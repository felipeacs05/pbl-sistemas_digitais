==> flow/design.v <==
module matriz_multi (
    input signed [199:0] matriz_a,
    input signed [199:0] matriz_b,
    input clock,
    output reg signed [199:0] resultado 
);
    reg [7:0] linha;
    integer i, j;
    function integer indice;
        input integer linha, coluna;
        indice = 8 * (coluna + 5 * linha);
    endfunction
    always @(posedge clock) begin
			  for (j = 0; j < 5; j = j + 1) begin
					resultado[indice(linha, j) +: 8] = 0;
					for (i = 0; i < 5; i = i + 1) begin
						 resultado[indice(linha, j) +: 8] = resultado[indice(linha, j) +: 8] +
							  matriz_a[indice(linha, i) +: 8] * matriz_b[indice(i, j) +: 8];
					end
			  end
			  if (linha == 4) begin
					linha <= 0;
			  end else begin
					linha <= linha + 1;
			  end
    end
endmodule
* Tool chain data of matriz_multi
The steps from the RTL of matriz_multi to its reports follow in flow order.
Line numbers count from 1 in the design file above.
The mark - stands for no value.
- Top module :: matriz_multi
- Clock :: clock
- Cell library :: sky130hd
- Corner :: tt_025C_1v80

* Word level
Yosys after proc, flatten, opt, wreduce and memory -nomap, before mapping. Enables and synchronous resets that opt folds into registers are not counted as muxes. Memory bits, and registers merged into a memory's read port (data or address), are not among the register bits. Print and check cells are not counted. Equal cells are merged and count once.
- Output and inout port bits :: 200
- Register bits after elaboration :: 208
- Bits of input ports :: 401
- Cells after elaboration :: 194
- Add/sub/neg operators :: 35
- Equal/unequal tests :: 1
- Bitwise operators :: 65
- $mul :: 26
- Shifts and indexed selects :: 65
** Operator list (number)
- 200-bit AND :: 30
- 200-bit OR :: 30
- 8-bit by 33-bit variable shift with 200-bit output :: 25
- 200-bit by 32-bit indexed select with 8-bit output :: 19
- 200-bit by 16-bit indexed select with 8-bit output :: 10
- 8-bit by 8-bit multiplier with 8-bit output :: 25
- 1-bit by 33-bit variable shift with 200-bit output with constant A :: 5
- 200-bit NOT :: 5
- 8-bit by 33-bit variable shift with 200-bit output with constant A :: 5
- 200-bit by 15-bit indexed select with 8-bit output :: 1
- 8-bit adder :: 25
- 32-bit negation with 33-bit output :: 4
- 15-bit negation with 33-bit output :: 1
- 3-bit by 8-bit multiplier with 11-bit output with constant A :: 1
- 2-bit by 11-bit adder with 12-bit output with constant A :: 2
- 1-bit by 11-bit adder with 12-bit output with constant A :: 1
- 3-bit by 11-bit adder with 12-bit output with constant A :: 1
- 8-bit by 1-bit adder with 8-bit output with constant B :: 1
- 8-bit by 3-bit equality test with 1-bit output with constant B :: 1

* Longest topological paths
Longest topological path by Yosys (ltp), each cell counted once; first at word level (registers and memories cut), then after technology mapping (sequential cells cut; the memories' decode and read muxes count).
- Word-level depth :: 114
- ABC_AREA :: 0
- Gate-level depth with buffers :: 406
- Depth with buffers taken out :: 397

* Mapped cells and area
The flow's flattened synthesis, as Yosys stat reports it; memories are mapped. The netlist is that of the ABC_AREA named above (0 if unset); the other value can give another one.
** Cell types
- sky130_fd_sc_hd__fa_1 :: number 451, total area 9.03E+03 µm²
- sky130_fd_sc_hd__ha_1 :: number 453, total area 5.67E+03 µm²
- sky130_fd_sc_hd__nand2_1 :: number 1409, total area 5.29E+03 µm²
- sky130_fd_sc_hd__dfxtp_1 :: number 208, total area 4.16E+03 µm²
- sky130_fd_sc_hd__xnor2_1 :: number 378, total area 3.31E+03 µm²
- sky130_fd_sc_hd__a21oi_1 :: number 652, total area 3263.13 µm²
- sky130_fd_sc_hd__inv_1 :: number 709, total area 2.66E+03 µm²
- sky130_fd_sc_hd__o21ai_0 :: number 512, total area 2.56E+03 µm²
- sky130_fd_sc_hd__nor2_1 :: number 659, total area 2.47E+03 µm²
- sky130_fd_sc_hd__and2_1 :: number 380, total area 2377.28 µm²
- sky130_fd_sc_hd__clkbuf_1 :: number 427, total area 1.6E+03 µm²
- sky130_fd_sc_hd__mux2i_1 :: number 154, total area 1.54E+03 µm²
- sky130_fd_sc_hd__xor2_1 :: number 119, total area 1042.25 µm²
- sky130_fd_sc_hd__a211oi_1 :: number 127, total area 953.414 µm²
- sky130_fd_sc_hd__mux4_2 :: number 33, total area 743.213 µm²
- sky130_fd_sc_hd__a21o_1 :: number 90, total area 675.648 µm²
- sky130_fd_sc_hd__o211ai_1 :: number 89, total area 668.141 µm²
- sky130_fd_sc_hd__nor3_1 :: number 95, total area 475.456 µm²
Other cell types: 88; their cells: 912.
- Synthesis area :: 55224.2 µm²
- Mapped cells :: 7857
- Flip-flop cells :: 208
- Buffers :: 482
- Sequential area :: 4164.0 µm²

* Path before layout
OpenSTA on the mapped netlist: ideal clock, no wires. The path of least setup slack (recovery checks aside). Input and output delay are each 20% of the period. Register names are those of the netlist, which keeps one name where synthesis merged equal registers.
- Path type :: input-to-reg
- Start point :: input matriz_a[164]
- End point :: register resultado[7]
- Data required time :: 116863 ps
- Period :: 117000 ps
- Input delay :: 23400 ps
- Stages :: 336
- Launch time at the first pin :: 23400 ps
- Buffers on the path :: 5
- Setup slack :: 13355 ps
- Data arrival time :: 103508 ps
- Path delay :: 80245 ps
- Setup time :: 137 ps
- Period reached after synthesis :: 103645 ps
"path delay" is the arrival time less input delay plus setup time.
"stages" counts driving pins, that of a launching flip-flop among them; a cell with two outputs on the path counts twice.
"period reached after synthesis" is the clock period less the worst setup slack; recovery checks do not enter. This is arithmetic on one report: input and output delays are still those of the set period (20% each).
Where a signal picks the word or bit written, the line may be left out of the assigning lines.
- Path through :: sky130_fd_sc_hd__mux2_2 -> sky130_fd_sc_hd__a22oi_1 -> sky130_fd_sc_hd__o22ai_1 -> sky130_fd_sc_hd__and2_1 -> sky130_fd_sc_hd__clkbuf_1 -> sky130_fd_sc_hd__clkbuf_1 -> sky130_fd_sc_hd__nand2_1 -> sky130_fd_sc_hd__fa_1 -> sky130_fd_sc_hd__inv_1 -> sky130_fd_sc_hd__fa_1 -> sky130_fd_sc_hd__ha_1 -> sky130_fd_sc_hd__inv_1 -> sky130_fd_sc_hd__fa_1 -> sky130_fd_sc_hd__fa_1 -> sky130_fd_sc_hd__xnor2_1 -> sky130_fd_sc_hd__nand2_1 -> sky130_fd_sc_hd__and3_1 -> sky130_fd_sc_hd__a21oi_1 -> [... 300 more ...] -> sky130_fd_sc_hd__xnor2_1 -> sky130_fd_sc_hd__o21ai_0 -> sky130_fd_sc_hd__a21oi_1 -> sky130_fd_sc_hd__o21ai_0 -> sky130_fd_sc_hd__fa_1 -> sky130_fd_sc_hd__fa_1 -> sky130_fd_sc_hd__inv_1 -> sky130_fd_sc_hd__fa_1 -> sky130_fd_sc_hd__fa_1 -> sky130_fd_sc_hd__ha_1 -> sky130_fd_sc_hd__a21oi_1 -> sky130_fd_sc_hd__xnor2_1 -> sky130_fd_sc_hd__xnor2_1 -> sky130_fd_sc_hd__xnor2_1 -> sky130_fd_sc_hd__xnor2_1 -> sky130_fd_sc_hd__xnor2_2 -> sky130_fd_sc_hd__buf_6 -> sky130_fd_sc_hd__mux2i_1
** RTL lines, path after synthesis
- start, declared :: line 2 : input signed [199:0] matriz_a,
- end, declared :: line 5 : output reg signed [199:0] resultado
No chain of elaborated cells between the ends is given.

* Timing after layout
From the final timing report of run 2: the path of least setup slack in the routed layout; clock arrival at registers is part of the times.
The report prints the path's times to 10 ps; the period is as set.
- Path type :: input-to-reg
- Start point :: input matriz_a[163]
- End point :: register resultado[55]
- Setup slack :: 7800 ps
- Launch time at the first pin :: 22600 ps
- Period :: 113000 ps
- Setup time :: 150 ps
- Data required time :: 113430 ps
- Buffers on the path :: 25
- Stages :: 317
- Input delay :: 22600 ps
- Data arrival time :: 105630 ps
Where a signal picks the word or bit written, the line may be left out of the assigning lines.
- Path through :: sky130_fd_sc_hd__clkdlybuf4s50_1 -> sky130_fd_sc_hd__mux2_2 -> sky130_fd_sc_hd__a22oi_2 -> sky130_fd_sc_hd__o22ai_2 -> sky130_fd_sc_hd__buf_6 -> sky130_fd_sc_hd__and2_1 -> sky130_fd_sc_hd__nand2_1 -> sky130_fd_sc_hd__fa_1 -> sky130_fd_sc_hd__inv_1 -> sky130_fd_sc_hd__fa_1 -> sky130_fd_sc_hd__ha_1 -> sky130_fd_sc_hd__inv_1 -> sky130_fd_sc_hd__fa_2 -> sky130_fd_sc_hd__fa_2 -> sky130_fd_sc_hd__o21ai_0 -> sky130_fd_sc_hd__a21oi_1 -> sky130_fd_sc_hd__nor2_1 -> sky130_fd_sc_hd__o21ai_0 -> [... 281 more ...] -> sky130_fd_sc_hd__fa_1 -> sky130_fd_sc_hd__inv_1 -> sky130_fd_sc_hd__fa_1 -> sky130_fd_sc_hd__ha_1 -> sky130_fd_sc_hd__inv_1 -> sky130_fd_sc_hd__fa_1 -> sky130_fd_sc_hd__inv_1 -> sky130_fd_sc_hd__fa_1 -> sky130_fd_sc_hd__a21o_1 -> sky130_fd_sc_hd__a21oi_2 -> sky130_fd_sc_hd__xnor2_1 -> sky130_fd_sc_hd__xnor2_1 -> sky130_fd_sc_hd__xnor2_1 -> sky130_fd_sc_hd__xnor2_1 -> sky130_fd_sc_hd__xnor2_2 -> sky130_fd_sc_hd__buf_12 -> sky130_fd_sc_hd__buf_16 -> sky130_fd_sc_hd__a21oi_1
** RTL lines, path post-layout
- start, declared :: line 2 : input signed [199:0] matriz_a,
- end, declared :: line 5 : output reg signed [199:0] resultado
No chain of elaborated cells between the ends is given.

==> runs of matriz_multi <==
Measured data: module matriz_multi, platform sky130hd, 2 stored runs of the flow under differing settings, order arbitrary. Input and output delays are each 20% of the period that was set; the output load is 0.01 pF.
"clock period achieved" = clock period - worst setup slack. The figure is calculated, with input and output delays left at 20% of the set period.
"critical setup path time" is the time allowed to the run's worst setup path (the clock period less input and output delay, where it has them) less its slack. Clock arrival times count: a late capture clock shortens it, a late launch clock lengthens it.
By "power consumption" is meant OpenSTA's value without simulated activity: inputs other than the clock are taken to toggle once in ten clock periods, and the tool carries that through the logic.
"critical setup path time" is given in steps of 10 ps.

* Run 1
** Files
==> flow/run.sh <==
#!/bin/bash
# the make line also repeats the synthesis and layout settings of config.mk as NAME=value (left out here)
make -C /OpenROAD-flow-scripts/flow DESIGN_CONFIG=/design/flow/config.mk WORK_HOME=/design/flow/orfs CLKGATE_MAP_FILE= finish
==> flow/config.mk <==
export PLATFORM = sky130hd
export DESIGN_NAME = matriz_multi
export DESIGN_NICKNAME = matriz_multi
export VERILOG_FILES = /design/flow/design.v
export SDC_FILE = /design/flow/constraint.sdc
export NUM_CORES = 4
export LEC_CHECK = 0
export CAP_MARGIN = 20
export CELL_PAD_IN_SITES_GLOBAL_PLACEMENT = 1
export CORE_MARGIN = 2
export CORE_UTILIZATION = 58
export CTS_CLUSTER_SIZE = 69
export GPL_TIMING_DRIVEN = 0
export PLACE_DENSITY_LB_ADDON = 0.24
export SETUP_SLACK_MARGIN = -2.0
export SLEW_MARGIN = 20
==> flow/constraint.sdc <==
create_clock -name core_clock -period 166.0 [get_ports {clock}]
set_input_delay 33.2000 -clock core_clock [delete_from_list [all_inputs] [get_ports {clock}]]
set_output_delay 33.2000 -clock core_clock [all_outputs]
set_load 0.01 [all_outputs]
** Results
Stopped before the end: placement reported FLW-0024.

* Run 2
** Files
==> flow/run.sh <==
#!/bin/bash
# the make line also repeats the synthesis and layout settings of config.mk as NAME=value (left out here)
make -C /OpenROAD-flow-scripts/flow DESIGN_CONFIG=/design/flow/config.mk WORK_HOME=/design/flow/orfs CLKGATE_MAP_FILE= finish
==> flow/config.mk <==
export PLATFORM = sky130hd
export DESIGN_NAME = matriz_multi
export DESIGN_NICKNAME = matriz_multi
export VERILOG_FILES = /design/flow/design.v
export SDC_FILE = /design/flow/constraint.sdc
export NUM_CORES = 4
export LEC_CHECK = 0
export CAP_MARGIN = 20
export CELL_PAD_IN_SITES_DETAIL_PLACEMENT = 0
export CORE_MARGIN = 10
export CORE_UTILIZATION = 34
export GPL_TIMING_DRIVEN = 1
export HOLD_SLACK_MARGIN = -0.02
export MAX_ROUTING_LAYER = met4
export PLACE_DENSITY = 0.44
export SETUP_SLACK_MARGIN = 5.0
export SLEW_MARGIN = 20
==> flow/constraint.sdc <==
create_clock -name core_clock -period 113.0 [get_ports {clock}]
set_input_delay 22.6000 -clock core_clock [delete_from_list [all_inputs] [get_ports {clock}]]
set_output_delay 22.6000 -clock core_clock [all_outputs]
set_load 0.01 [all_outputs]
** Results
- Synthesized cell area :: 55224.2 µm²
- Full die area :: 178946.0 µm²
- Standard-cell area of the final layout :: 68745.9 µm²
- Worst setup slack after layout :: 7801 ps
- Final setup TNS :: 0 ps
- Post-route worst hold slack :: 563 ps
- Power consumption :: 251 uW
- Clock period achieved :: 105199 ps
- Critical setup path time :: 82600 ps
- Type of the worst setup path :: input-to-reg
